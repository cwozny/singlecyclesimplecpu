==> flow/design.v <==
module ProgramCounter(input clk, rst, input [15:0] din, output reg [15:0] dout);
	always@(posedge clk)
	begin
		dout <= rst? 0 : din;
	end
endmodule
Reports on ProgramCounter
The steps from the RTL of ProgramCounter to its reports follow in flow order.
Line numbers count from 1 in the design file above.
{ "design": {"top": "ProgramCounter", "clk_port": "clk", "cell_library": "sky130hd", "lib_corner": "tt_025C_1v80"} }

Elaborated design
Yosys after proc, flatten, opt, wreduce and memory -nomap, before mapping. Enables and synchronous resets that opt folds into registers are not counted as muxes. Memory bits, and registers merged into a memory's read port (data or address), are not among the register bits. Print and check cells are not counted. Equal cells are merged and count once.
{ "word_totals": {"output_inout_bits": 16, "regBits": 16, "in_bits": 18, "elab_cells": 1} }

Depth
Depth = most cells in a row (Yosys ltp): at word level without a register or memory, in the mapped netlist without a sequential cell, where the memories' decode and read muxes count.
{ "logic_depth": {"ltp_word": 0, "abc_area": 0, "depth_mapped": 2, "mapped_depth_nobuf": 1} }

Mapped cells and area
Yosys stat after the flow's synthesis: flattened, memories mapped to cells. It holds for the ABC_AREA given above (unset counts as 0); a run with the other value may have another netlist.
The area totals of this step are shown rounded.
{ "mapped": {"buffers": 1, "mapped_area_um2": 460, "seq_area_um2": 320, "mapped_cells": 33, "ffs": 16} }
{ "by_type": {"columns": ["type", "n", "area_total_um2"], "rows": [
  ["sky130_fd_sc_hd__dfxtp_1", 16, 320.307],
  ["sky130_fd_sc_hd__nor2b_2", 7, 61.309],
  ["sky130_fd_sc_hd__and2b_2", 6, 52.55],
  ["sky130_fd_sc_hd__nor2b_1", 3, 18.768],
  ["sky130_fd_sc_hd__buf_6", 1, 11.261]
]} }

Timing after synthesis
OpenSTA on the mapped netlist: ideal clock, no wires. The path of least setup slack (recovery checks aside). Input and output delay are each 20% of the period. Register names are those of the netlist, which keeps one name where synthesis merged equal registers.
{ "synth_path": {"kind": "register -> output", "startpoint": "reg dout[0]", "endpoint": "out dout[0]", "path_slack_ns": 0.238, "stages": 1, "required_time_ns": 0.569, "arrival_time_ns": 0.331, "n_path_buf": 0, "clock_period_ns": 0.711, "path_delay_ns": 0.331, "t_first_pin_ns": 0.000, "out_delay_ns": 0.142, "period_less_setup_slack_ns": 0.473} }
"path_delay_ns" is the arrival time less input delay plus setup time.
A path that ends at an output port has no setup time.
"stages" counts driving pins, that of a launching flip-flop among them; a cell with two outputs on the path counts twice.
"period_less_setup_slack_ns" = period - worst setup slack (recovery checks aside). The figure is calculated, with input and output delays left at 20% of the set period.
{ "synth_via": {"cell_sequence": "sky130_fd_sc_hd__dfxtp_1", "elab_chain_len": 0, "cells_between": 0, "lines_between": 0} }
{ "synth_rtl": {"columns": ["element", "line_no", "source"], "rows": [
  ["start: declaration", 1, "module ProgramCounter(input clk, rst, input [15:0] din, output reg [15:0] dout);"],
  ["start: assignment", 4, "dout <= rst? 0 : din;"],
  ["end: declaration", 1, null]
]} }

Path in the finished layout
Path of least setup slack in the final report of entry B (OpenROAD, finished layout, wires in). Where an end is a register, its clock arrival counts in the times.
{ "layout_path": {"kind": "register -> output", "startpoint": "reg dout[7]", "endpoint": "out dout[7]", "n_path_buf": 1, "clock_period_ns": 0.762, "stages": 2, "required_time_ns": 0.61, "out_delay_ns": 0.15, "arrival_time_ns": 0.72, "path_slack_ns": -0.11, "t_first_pin_ns": 0.28} }
{ "layout_via": {"cell_sequence": "sky130_fd_sc_hd__dfxtp_2 -> sky130_fd_sc_hd__buf_6", "elab_chain_len": 0, "cells_between": 0, "lines_between": 0} }
{ "layout_rtl": {"columns": ["element", "line_no", "source"], "rows": [
  ["start: declaration", 1, "module ProgramCounter(input clk, rst, input [15:0] din, output reg [15:0] dout);"],
  ["start: assignment", 4, "dout <= rst? 0 : din;"],
  ["end: declaration", 1, null]
]} }

Memo
Re: implementation data of ProgramCounter

Stored flow runs of ProgramCounter (2 of them; Yosys, OpenROAD, sky130hd). They differ in their settings and are not a sequence. Constraints: input delay and output delay 20% of the set period each, output load 0.01 pF.
By "achieved_period_ns" is meant the clock period of the run minus its worst setup slack. This is arithmetic on one report: input and output delays are still those of the set period (20% each).
"worst_setup_path_time_ns": the worst setup path's part of the clock period (all of it between registers, 20% less for each end at a port) less its slack. A launch clock that arrives late makes it longer, a capture clock that arrives late makes it shorter.
"total_power_mw" rests on the timing tool's default activity at the inputs, not on a simulated workload.
Results are given in rounded form.

Entry A
==> flow/run.sh <==
#!/bin/bash
# the make line also repeats the synthesis and layout settings of config.mk as NAME=value (left out here)
make -C /OpenROAD-flow-scripts/flow DESIGN_CONFIG=/design/flow/config.mk WORK_HOME=/design/flow/orfs CLKGATE_MAP_FILE= finish
==> flow/config.mk <==
export PLATFORM = sky130hd
export DESIGN_NAME = ProgramCounter
export DESIGN_NICKNAME = ProgramCounter
export VERILOG_FILES = /design/flow/design.v
export SDC_FILE = /design/flow/constraint.sdc
export NUM_CORES = 4
export LEC_CHECK = 0
export CAP_MARGIN = 0
export CELL_PAD_IN_SITES_GLOBAL_PLACEMENT = 3
export CORE_MARGIN = 2
export CORE_UTILIZATION = 63
export CTS_CLUSTER_SIZE = 99
export GPL_ROUTABILITY_DRIVEN = 0
export GPL_TIMING_DRIVEN = 0
export MAX_ROUTING_LAYER = met5
export MIN_ROUTING_LAYER = met2
export PLACE_DENSITY_LB_ADDON = 0.04
export SETUP_SLACK_MARGIN = -0.04
export SLEW_MARGIN = 35
==> flow/constraint.sdc <==
create_clock -name core_clock -period 0.486 [get_ports {clk}]
set_input_delay 0.0972 -clock core_clock [delete_from_list [all_inputs] [get_ports {clk}]]
set_output_delay 0.0972 -clock core_clock [all_outputs]
set_load 0.01 [all_outputs]

==> results of entry A, as JSON <==
{
  "outcome": "incomplete, floorplanning halted on PDN-0185"
}

Entry B
==> flow/run.sh <==
#!/bin/bash
# the make line also repeats the synthesis and layout settings of config.mk as NAME=value (left out here)
make -C /OpenROAD-flow-scripts/flow DESIGN_CONFIG=/design/flow/config.mk WORK_HOME=/design/flow/orfs CLKGATE_MAP_FILE= finish
==> flow/config.mk <==
export PLATFORM = sky130hd
export DESIGN_NAME = ProgramCounter
export DESIGN_NICKNAME = ProgramCounter
export VERILOG_FILES = /design/flow/design.v
export SDC_FILE = /design/flow/constraint.sdc
export NUM_CORES = 4
export LEC_CHECK = 0
export CAP_MARGIN = 20
export CELL_PAD_IN_SITES_GLOBAL_PLACEMENT = 0
export CORE_ASPECT_RATIO = 0.62
export CORE_MARGIN = 2
export CORE_UTILIZATION = 27
export CTS_CLUSTER_SIZE = 26
export GPL_ROUTABILITY_DRIVEN = 0
export MAX_ROUTING_LAYER = met5
export PLACE_DENSITY_LB_ADDON = 0.05
export SETUP_SLACK_MARGIN = 0.09
export SLEW_MARGIN = 5
==> flow/constraint.sdc <==
create_clock -name core_clock -period 0.762 [get_ports {clk}]
set_input_delay 0.1524 -clock core_clock [delete_from_list [all_inputs] [get_ports {clk}]]
set_output_delay 0.1524 -clock core_clock [all_outputs]
set_load 0.01 [all_outputs]

==> results of entry B, as JSON <==
{
  "total_die_area_um2": 2100,
  "hold_worst_slack_ns": 0.42,
  "total_power_mw": 1.7,
  "yosys_chip_area_um2": 460,
  "worst_setup_path_time_ns": 0.72,
  "worstPathKind": "register -> output",
  "finish.stdcell_area_um2": 810,
  "fin_tns_ns": -1.6,
  "worst_setup_slack_ns": -0.11,
  "achieved_period_ns": 0.871,
  "util_pct": 52
}
