==> flow/design.v <==
module DataMemory(input clk, read, write, input [15:0] abus, dbus_in, input rst, output [15:0] dbus_out);
	reg [15:0] mem [0:63];
	integer i;
	always@(posedge clk)
	begin
		if(rst)
		begin
			for(i = 0; i < 64; i=i+1 )
			begin
				mem[i] = 0;
			end
		end
		else if(write)
		begin
			mem[abus] = dbus_in;
		end
	end
	assign dbus_out = (read)? mem[abus] : 16'bz;
endmodule
-- From RTL to reports: DataMemory
Tool output for the design above, in the order of the flow.
Lines are those of the file above, counted from 1.
Cell names lack the library's common part.
Not given: -
- top: DataMemory
- clock port: clk
- cell library: sky130hd
- corner: tt_025C_1v80

-- After elaboration
Counts by Yosys on the flattened word-level netlist (proc, flatten, opt, wreduce; memories kept). Register bits leave out memories and registers merged into their read ports (data or address); mux counts leave out enables and synchronous resets folded into registers. Print and check cells are left out. Cells with the same type and inputs are merged into one.
Memory sizes are those after Yosys's memory passes, which may raise the word count (mostly to a power of two), join words into wider ones and drop unused or constant bits.
- bits in registers at 0
- bits in writable memories at 1024
- memory cells: 1
- output and inout port bits: 16
- elaborated cells at 9
- muxes and demuxes: 8
- memories (name ; depth ; width ; line ; source):
    mem ; 64 ; 16 ; 2 ; reg [15:0] mem [0:63];
- operator list (cell ; number):
    16-bit 2-to-1 mux ; 3
    6-bit 2-to-1 mux ; 2
    1-bit 2-to-1 mux ; 3

-- Longest topological paths
Yosys ltp: most cells in a row. Word level: on the elaborated netlist, between registers, memories and ports. Mapped: between sequential cells and ports; inverters and the memories' decode and read muxes count.
- depth in word-level cells at 2
- ABC_AREA at 0
- gate-level depth with buffers: 11

-- Mapped cells and area
The flow's flattened synthesis, as Yosys stat reports it; memories are mapped. The netlist is that of the ABC_AREA named above (0 if unset); the other value can give another one.
Totals and module areas in this step are rounded.
- standard cells after synthesis at 3562
- cell area after synthesis: 46900 sq um
- mapped flip-flops: 1024
- buffer cells: 352
- cells by type (cell type ; number):
    edfxtp_1 ; 1024
    and2_1 ; 1034
    a22oi_1 ; 192
    mux2i_1 ; 117
    clkbuf_1 ; 228
    a221oi_1 ; 89
    mux4_2 ; 23
    a21oi_1 ; 94
    o21ai_0 ; 85
    o22ai_1 ; 68
    or2_2 ; 66
    nor2_1 ; 107
    buf_2 ; 74
    nand2_1 ; 87
    a22o_1 ; 33
    o221ai_1 ; 22
    mux2_2 ; 13
    buf_1 ; 29
Other cell types: 42; their cells: 177.

-- Worst setup path after synthesis
OpenSTA on the mapped netlist: ideal clock, no wires. The path of least setup slack (recovery checks aside). Input and output delay are each 20% of the period. Register names are those of the netlist, which keeps one name where synthesis merged equal registers.
- path kind: input to output
- start point: input abus[0]
- end point: output dbus_out[14]
- noted period: 3580 ps
- external input delay at 716 ps
- external output delay: 716 ps
- launch time at the first pin: 716 ps
- arrival time: 2404 ps
- required time: 2864 ps
- slack at 460 ps
- noted delay of the path: 1688 ps
- driving pins on the path: 7
- noted period reached after synthesis: 3120 ps
"delay of the path" = arrival - input delay + setup time.
At an output port there is no setup time.
"driving pins on the path": output pins that drive a net of the path, with the launching flip-flop's if there is one; two outputs of one cell count as two.
"period reached after synthesis" is the clock period less the worst setup slack; recovery checks do not enter. This is arithmetic on one report: input and output delays are still those of the set period (20% each).
Between the ends stands the longest chain of elaborated cells between them, by number of cells; it is not shown to be the way that was timed. Of several equally long chains one is given.
A line is the first line of the expression or statement that the cell stems from. Yosys adds cells for indexed reads and writes and turns some case tables into memories.
A memory read counts as a cell of the chain, while the word-level depth stops at memories.
- cell sequence: buf_6 buf_6 buf_6 mux4_2 a31oi_1 o31ai_1 or4_1
- cells in the longest elaborated chain: 2
- RTL lines, path post-synthesis (what ; line ; source):
    start, declared ; 1 ; module DataMemory(input clk, read, write, input [15:0] abus, dbus_in, input rst, output [15:0] dbus_out);
    memory read 64 x 16 bit ; 2 ; reg [15:0] mem [0:63];
    16-bit 2-to-1 mux ; 18 ; assign dbus_out = (read)? mem[abus] : 16'bz;
    end, declared ; 1 ;

-- Path in the finished layout
From the final timing report of record 1: the path of least setup slack in the routed layout; clock arrival at registers is part of the times.
The report prints the path's times to 10 ps; the period is as set.
- path kind: register to output
- start point: memory mem[22][14]
- end point: output dbus_out[14]
- noted period: 1640 ps
- external output delay: 330 ps
- launch time at the first pin: 700 ps
- arrival time: 2990 ps
- required time: 1310 ps
- slack at -1680 ps
- driving pins on the path: 8
Between the ends stands the longest chain of elaborated cells between them, by number of cells; it is not shown to be the way that was timed. Of several equally long chains one is given.
A memory read counts as a cell of the chain, while the word-level depth stops at memories.
- cell sequence: edfxtp_1 mux4_2 mux2i_1 buf_4 o22ai_4 a211o_1 or4_4 buf_6
- cells in the longest elaborated chain: 2
- RTL lines, path after layout (what ; line ; source):
    start, declared ; 2 ; reg [15:0] mem [0:63];
    memory read 64 x 16 bit ; 2 ;
    16-bit 2-to-1 mux ; 18 ; assign dbus_out = (read)? mem[abus] : 16'bz;
    end, declared ; 1 ; module DataMemory(input clk, read, write, input [15:0] abus, dbus_in, input rst, output [15:0] dbus_out);

FLOW RESULTS
============

Top module DataMemory; platform sky130hd; tools Yosys and OpenROAD; 2 stored runs in no particular order. Input and output delays are each 20% of the period that was set; the output load is 0.01 pF.
By "time of the worst setup path" is meant the share of the clock period that the worst setup path is allowed (20% is reserved at inputs, 20% at outputs), minus its slack. Clock arrival times at its registers enter into it.
"total design power": no workload was simulated; the value follows from the tool's default switching activity.
"time of the worst setup path" is known to 10 ps.
The measured numbers are rounded.

Record 1
Settings were period_ns = 1.64; CORE_UTILIZATION = 51; PLACE_DENSITY_LB_ADDON = 0.15; CELL_PAD_IN_SITES_DETAIL_PLACEMENT = 0; ABC_AREA = 0; SLEW_MARGIN = 0; CAP_MARGIN = 20; CORE_MARGIN = 2
- noted the total design power: 60100 µW
- worst hold slack after layout at 59 ps
- standard-cell area after layout at 57900 sq um
- die footprint: 94400 sq um
- noted the setup slack of the critical path: -1680 ps
- utilization after layout at 63.3%
- time of the worst setup path at 2990 ps
- worst setup path kind: register to output
- synthesized cell area: 46900 sq um

Record 2
Settings were period_ns = 2.23; CORE_UTILIZATION = 27; PLACE_DENSITY = 0.54; CORE_MARGIN = 10; GPL_ROUTABILITY_DRIVEN = 0; CTS_CLUSTER_DIAMETER = 344; SLEW_MARGIN = 10; MIN_ROUTING_LAYER = met1; MAX_ROUTING_LAYER = met4; CAP_MARGIN = 20
- worst hold slack after layout at 388 ps
- time of the worst setup path at 2920 ps
- worst setup path kind: register to output
- die footprint: 191000 sq um
- noted the setup slack of the critical path: -1140 ps
- synthesized cell area: 46900 sq um
- standard-cell area after layout at 59100 sq um
- utilization after layout at 34.3%
- noted the total design power: 44800 µW
